==> flow/design.v <==
module DisplayNumber(
    input        clk,
    input        rst,
    input [15:0] hexs,
    input [ 3:0] points,
    input [ 3:0] LEs,
    output[ 3:0] AN,
    output[ 7:0] SEGMENT
);
wire [31:0] internal_signal1;
wire [3:0]internal_signal2;
wire internal_signal3, internal_signal4;
clkdiv div_res_ins(
    .clk(clk),
    .rst(rst),
    .div_res(internal_signal1)
);
DisplaySync DisplaySync_ins(
    .scan(internal_signal1[18:17]),
    .hexs(hexs),
    .points(points),
    .LEs(LEs),
    .AN(AN),
    .HEX(internal_signal2),
    .point(internal_signal3),
    .LE(internal_signal4)
);
MyMC14495 MyMC14495_ins(
    .D0(internal_signal2[0]),
    .D1(internal_signal2[1]),
    .D2(internal_signal2[2]),
    .D3(internal_signal2[3]),
    .point(internal_signal3),
    .LE(internal_signal4),
    .a(SEGMENT[0]),
    .b(SEGMENT[1]),
    .c(SEGMENT[2]),
    .d(SEGMENT[3]),
    .e(SEGMENT[4]),
    .f(SEGMENT[5]),
    .g(SEGMENT[6]),
    .p(SEGMENT[7])
);
endmodule
module DisplaySync(
    input [ 1:0] scan,
    input [15:0] hexs,
    input [ 3:0] points,
    input [ 3:0] LEs,
    output[ 3:0] HEX,
    output[ 3:0] AN,
    output       point,
    output       LE
);
Mux4to1b4 mux_hexs(
    .S(scan),
    .D0(hexs[3:0]),
    .D1(hexs[7:4]),
    .D2(hexs[11:8]),
    .D3(hexs[15:12]),
    .Y(HEX)
);
Mux4to1 mux_points(
    .S(scan),
    .D0(points[0]),
    .D1(points[1]),
    .D2(points[2]),
    .D3(points[3]),
    .Y(point)
);
Mux4to1 mux_LE(
    .S(scan),
    .D0(LEs[0]),
    .D1(LEs[1]),
    .D2(LEs[2]),
    .D3(LEs[3]),
    .Y(LE)
);
Mux4to1b4 mux_AN(
    .S(scan),
    .D0(4'b1110),
    .D1(4'b1101),
    .D2(4'b1011),
    .D3(4'b0111),
    .Y(AN)
);
endmodule
module Mux4to1(
    input wire [1:0] S,
    input wire D0, 
    input wire D1, 
    input wire D2, 
    input wire D3,
    output wire Y
);
wire and1 = ~S[0] & ~S[1];
wire and2 = S[0] & ~S[1];
wire and3 = ~S[0] & S[1];
wire and4 = S[0] & S[1];
wire _and1 = and1 & D0;
wire _and2 = and2 & D1;
wire _and3 = and3 & D2;
wire _and4 = and4 & D3;
assign Y = _and1 | _and2 | _and3 | _and4;
endmodule
module Mux4to1b4(
    input wire [1:0] S,
    input wire [3:0] D0,
    input wire [3:0] D1,
    input wire [3:0] D2,
    input wire [3:0] D3,
    output wire [3:0] Y
);
Mux4to1 Mux4to1_1(
    .S(S),
    .D0(D0[0]),
    .D1(D1[0]),
    .D2(D2[0]),
    .D3(D3[0]),
    .Y(Y[0])
);
Mux4to1 Mux4to1_2(
    .S(S),
    .D0(D0[1]),
    .D1(D1[1]),
    .D2(D2[1]),
    .D3(D3[1]),
    .Y(Y[1])
);
Mux4to1 Mux4to1_3(
    .S(S),
    .D0(D0[2]),
    .D1(D1[2]),
    .D2(D2[2]),
    .D3(D3[2]),
    .Y(Y[2])
);
Mux4to1 Mux4to1_4(
    .S(S),
    .D0(D0[3]),
    .D1(D1[3]),
    .D2(D2[3]),
    .D3(D3[3]),
    .Y(Y[3])
);
endmodule
module clkdiv(
    input               clk,
    input               rst,  
    output reg [31:0]   div_res
);
    always @(posedge clk) begin      
        if(rst == 1'b1) begin
            div_res <= 32'b0;
        end else begin
            div_res <= div_res + 32'b1;   
        end
    end
endmodule
module MyMC14495 (
    input D0, 
    input D1, 
    input D2, 
    input D3, 
    input LE, 
    input point,
    output reg a, 
    output reg b, 
    output reg c, 
    output reg d, 
    output reg e, 
    output reg f, 
    output reg g, 
    output reg p
);
wire D0_not = ~D0;
wire D1_not = ~D1;
wire D2_not = ~D2;
wire D3_not = ~D3;
wire point_not = ~point;
wire and1 = D3 & D2 & D1_not & D0_not;
wire and2 = D3_not & D2 & D1 & D0;
wire and3 = D3_not & D2_not & D1_not;
wire and4 = D3_not & D1 & D0;
wire and5 = D3_not & D2_not & D1;
wire and6 = D3_not & D2_not & D0;
wire and7 = D2_not & D1_not & D0;
wire and8 = D3_not & D2 & D1_not;
wire and9 = D3_not & D0;
wire and10 = D3 & D2_not & D1 & D0_not;
wire and11 = D2 & D1 & D0;
wire and12 = D3 & D2 & D1;
wire and13 = D3_not & D2_not & D1 & D0_not;
wire and14 = D3 & D1 & D0;
wire and15 = D3 & D2 & D0_not;
wire and16 = D2 & D1 & D0_not;
wire and17 = D3_not & D2 & D1_not & D0;
wire and18 = D3 & D2_not & D1 & D0;
wire and19 = D3 & D2 & D1_not & D0;
wire and20 = D3_not & D2 & D1_not & D0;
wire and21 = D3_not & D1_not & D2_not & D0;
wire _g = and1 | and2 | and3;
wire _f = and4 | and5 |and6 | and19;
wire _e = and7 | and8 | and9;
wire _d = and10 | and11 | and20 | and21;
wire _c = and12 | and13 | and15;
wire _b = and14 |and15 | and16 | and17;
wire _a = and18 | and19 | and20 | and21;
always @(*) begin
    a = _a | LE;
    b = _b | LE;
    c = _c | LE;
    d = _d | LE;
    e = _e | LE;
    f = _f | LE;
    g = _g | LE;
    p = ~point;
end
endmodule
Reports on DisplayNumber
What the tools print for DisplayNumber, step after step. Lines are those of the file above, counted from 1. Operators: Yosys type, input widths -> output width; for muxes data width and select width s. Cell names lack the library's common part. The mark - stands for no value.

Top module: DisplayNumber. Clock input: clk. Library: sky130hd. Library corner: tt_025C_1v80.

Elaborated design
Counts by Yosys on the flattened word-level netlist (proc, flatten, opt, wreduce; memories kept). Register bits leave out memories and registers merged into their read ports (data or address); mux counts leave out enables and synchronous resets folded into registers. Print and check cells are left out. Cells with the same type and inputs are merged into one.

Under $add $sub $neg stands 1. The figure for bitwise gates (word level) is 118.

Operator list (number): $and 1x1->1 (61); $or 1x1->1 (50); $add 32x1->32 const B (1); $not 1->1 (7).

Under register bits after elaboration stands 32. Input port bits: 26. The figure for output and inout bits is 12. For word-level cells the number is 120.

Depth
Longest topological path by Yosys (ltp), each cell counted once; first at word level (registers and memories cut), then after technology mapping (sequential cells cut; the memories' decode and read muxes count).

For depth after elaboration the number is 14. Under ABC_AREA stands 0. Depth in mapped cells: 6. Under depth with buffers taken out stands 5.

Netlist
The flow's flattened synthesis, as Yosys stat reports it; memories are mapped. The netlist is that of the ABC_AREA named above (0 if unset); the other value can give another one. Totals and module areas in this step are rounded.

Cell types: dfxtp_1 (number 19, total area 380.365 µm²); mux4_2 (number 5, total area 112.608 µm²); buf_4 (number 13, total area 97.594 µm²); xor2_1 (number 7, total area 61.309 µm²); nor2_1 (number 14, total area 52.55 µm²); nand3_1 (number 9, total area 45.043 µm²); xnor2_1 (number 4, total area 35.034 µm²); nand2b_1 (number 5, total area 31.28 µm²); o21ai_0 (number 6, total area 30.029 µm²); mux4_1 (number 1, total area 26.275 µm²); nand2_1 (number 7, total area 26.275 µm²); a21oi_1 (number 5, total area 25.024 µm²); nand4_1 (number 4, total area 25.024 µm²); and2_1 (number 3, total area 18.768 µm²); and3_1 (number 3, total area 18.768 µm²); inv_1 (number 5, total area 18.768 µm²); nor2b_1 (number 3, total area 18.768 µm²); or3_1 (number 3, total area 18.768 µm²).

Other cell types: 21; their cells: 30.

Under mapped cells stands 146. Synthesis area: 1260 µm². Under area of sequential cells stands 380 µm². The figure for flip-flops is 19. The entry for buffer cells reads 20.

The figures by module come from a second, unflattened synthesis with its own total; it is not the netlist above.

Under cell total of the unflattened synthesis stands 215. For area (unflattened synthesis) the number is 1920 µm².

Each row is one instance without its submodules.

By module: clkdiv (times used 1, cells 168, area 1480 µm², seq. area 641 µm²); Mux4to1 (times used 10, cells 1, area 22.5 µm², seq. area 0.0 µm²); MyMC14495 (times used 1, cells 35, area 214 µm², seq. area 0.0 µm²); DisplaySync (times used 1, cells 2, area 7.5 µm², seq. area 0.0 µm²); DisplayNumber (times used 1, cells 0, area 0.0 µm², seq. area 0.0 µm²); Mux4to1b4 (times used 2, cells 0, area 0.0 µm², seq. area 0.0 µm²).

Path before layout
OpenSTA on the mapped netlist: ideal clock, no wires. The path of least setup slack (recovery checks aside). Input and output delay are each 20% of the period. Register names are those of the netlist, which keeps one name where synthesis merged equal registers.

Path type: input -> output. Start: input hexs[4]. End: output SEGMENT[1]. The entry for clock period reads 2610 ps. Under external input delay stands 522 ps. The figure for output delay is 522 ps. Launch time at the first pin: 522 ps. Under arrival time stands 1924 ps. For data required time the number is 2088 ps. The figure for setup slack is 164 ps. The figure for delay of the path is 1402 ps. The figure for driving pins on the path is 5. For path buffers the number is 2. The entry for synthesis period reached reads 2446 ps.

"delay of the path" is the arrival time less input delay plus setup time. At an output port there is no setup time. "driving pins on the path": output pins that drive a net of the path, with the launching flip-flop's if there is one; two outputs of one cell count as two. "synthesis period reached" = period - worst setup slack (recovery checks aside). The figure is calculated, with input and output delays left at 20% of the set period. Between the ends stands the longest chain of elaborated cells between them, by number of cells; it is not shown to be the way that was timed. Of several equally long chains one is given. A line is the first line of the expression or statement that the cell stems from. Yosys adds cells for indexed reads and writes and turns some case tables into memories.

Cells stage by stage: mux4_1 buf_2 mux2_4 a221o_1 buf_4. For length of the longest elaborated chain the number is 10. Elaborated cells on any way between the ends: 13. Classes of those cells: logic (13).

Ends and longest elaborated chain, post-synthesis: start, declared (line 4) `input [15:0] hexs,`; $and 1x1->1 (line 101) `wire _and2 = and2 & D1;`; $or 1x1->1 (3 in a row) (line 104) `assign Y = _and1 | _and2 | _and3 | _and4;`; $not 1->1 (line 176) `wire D0_not = ~D0;`; $and 1x1->1 (line 195) `wire and15 = D3 & D2 & D0_not;`; $or 1x1->1 (3 in a row) (line 207) `wire _b = and14 |and15 | and16 | and17;`; $or 1x1->1 (line 211) `b = _b | LE;`; end, declared (line 8) `output[ 7:0] SEGMENT`.

Nets of the timed path that keep an RTL name, with a line that drives or declares them; the list need not be complete.

Named nets, post-synthesis (line): MyMC14495_ins.b (211).

Path in the finished layout
Path of least setup slack in the final report of flow run A (OpenROAD, finished layout, wires in). Where an end is a register, its clock arrival counts in the times. The path's times are printed in steps of 10 ps; the period is the one set.

Path type: register -> output. Start: register div_res_ins.div_res[17]. End: output SEGMENT[1]. The entry for clock period reads 2370 ps. The figure for output delay is 470 ps. Launch time at the first pin: 290 ps. Under arrival time stands 2080 ps. For data required time the number is 1900 ps. The figure for setup slack is -190 ps. The figure for driving pins on the path is 6. For path buffers the number is 2.

Between the ends stands the longest chain of elaborated cells between them, by number of cells; it is not shown to be the way that was timed. Of several equally long chains one is given.

Cells stage by stage: dfxtp_4 mux4_2 buf_6 mux2_4 a221o_1 buf_2. For length of the longest elaborated chain the number is 12. Elaborated cells on any way between the ends: 56. Classes of those cells: logic (56).

Ends and longest elaborated chain, after layout: start, declared (line 150) `output reg [31:0]   div_res`; start, assigned (line 154) `div_res <= 32'b0;`; start, assigned (line 156) `div_res <= div_res + 32'b1;`; $not 1->1 (line 96) `wire and1 = ~S[0] & ~S[1];`; $and 1x1->1 (line 96); $and 1x1->1 (line 100) `wire _and1 = and1 & D0;`; $or 1x1->1 (3 in a row) (line 104) `assign Y = _and1 | _and2 | _and3 | _and4;`; $and 1x1->1 (2 in a row) (line 194) `wire and14 = D3 & D1 & D0;`; $or 1x1->1 (3 in a row) (line 207) `wire _b = and14 |and15 | and16 | and17;`; $or 1x1->1 (line 211) `b = _b | LE;`; end, declared (line 8) `output[ 7:0] SEGMENT`.

--- measured runs ---
Settings and measured results of 2 stored flow runs for module DisplayNumber (sky130hd), not sorted in any way. The constraints put input and output delay at 20% of the set period each and load the outputs with 0.01 pF. By "clock period achieved" is meant the clock period of the run minus its worst setup slack. This is arithmetic on one report: input and output delays are still those of the set period (20% each). By "allowed time less slack (worst setup path)" is meant the share of the clock period that the worst setup path is allowed (20% is reserved at inputs, 20% at outputs), minus its slack. Clock arrival times at its registers enter into it. "total power of the final layout" is the tool's figure for a default switching activity; nothing was simulated. "allowed time less slack (worst setup path)" is given in steps of 10 ps. Values from the reports are rounded here.

Flow run A has these settings: period_ns 2.37; SETUP_SLACK_MARGIN 0.58; CAP_MARGIN 20; CORE_MARGIN 2; CORE_UTILIZATION 40; SLEW_MARGIN 20. The area of the synthesized netlist comes to 1260 µm². The die area reads 3620 µm². The measured standard-cell area of the final layout is 1720 µm². The worst setup slack after layout stands at -186 ps. The setup total negative slack is -995 ps. The smallest hold slack is 442 ps. For the total power of the final layout the run shows 613 uW. The clock period achieved is 2556 ps. The allowed time less slack (worst setup path) is 2080 ps. Kind of the worst setup path: register -> output.

Flow run B has these settings: period_ns 3.56; CORE_UTILIZATION 33; SETUP_SLACK_MARGIN 0.72; PLACE_DENSITY_LB_ADDON 0.13; CORE_ASPECT_RATIO 1.57; TNS_END_PERCENT 65; CAP_MARGIN 20; CORE_MARGIN 2; SLEW_MARGIN 20. The area of the synthesized netlist comes to 1260 µm². The die area reads 4350 µm². The measured standard-cell area of the final layout is 1630 µm². The worst setup slack after layout stands at 724 ps. The setup total negative slack is 0 ps. The smallest hold slack is 443 ps. For the total power of the final layout the run shows 441 uW. The clock period achieved is 2836 ps. The allowed time less slack (worst setup path) is 1410 ps. Kind of the worst setup path: input -> output.
--- end ---
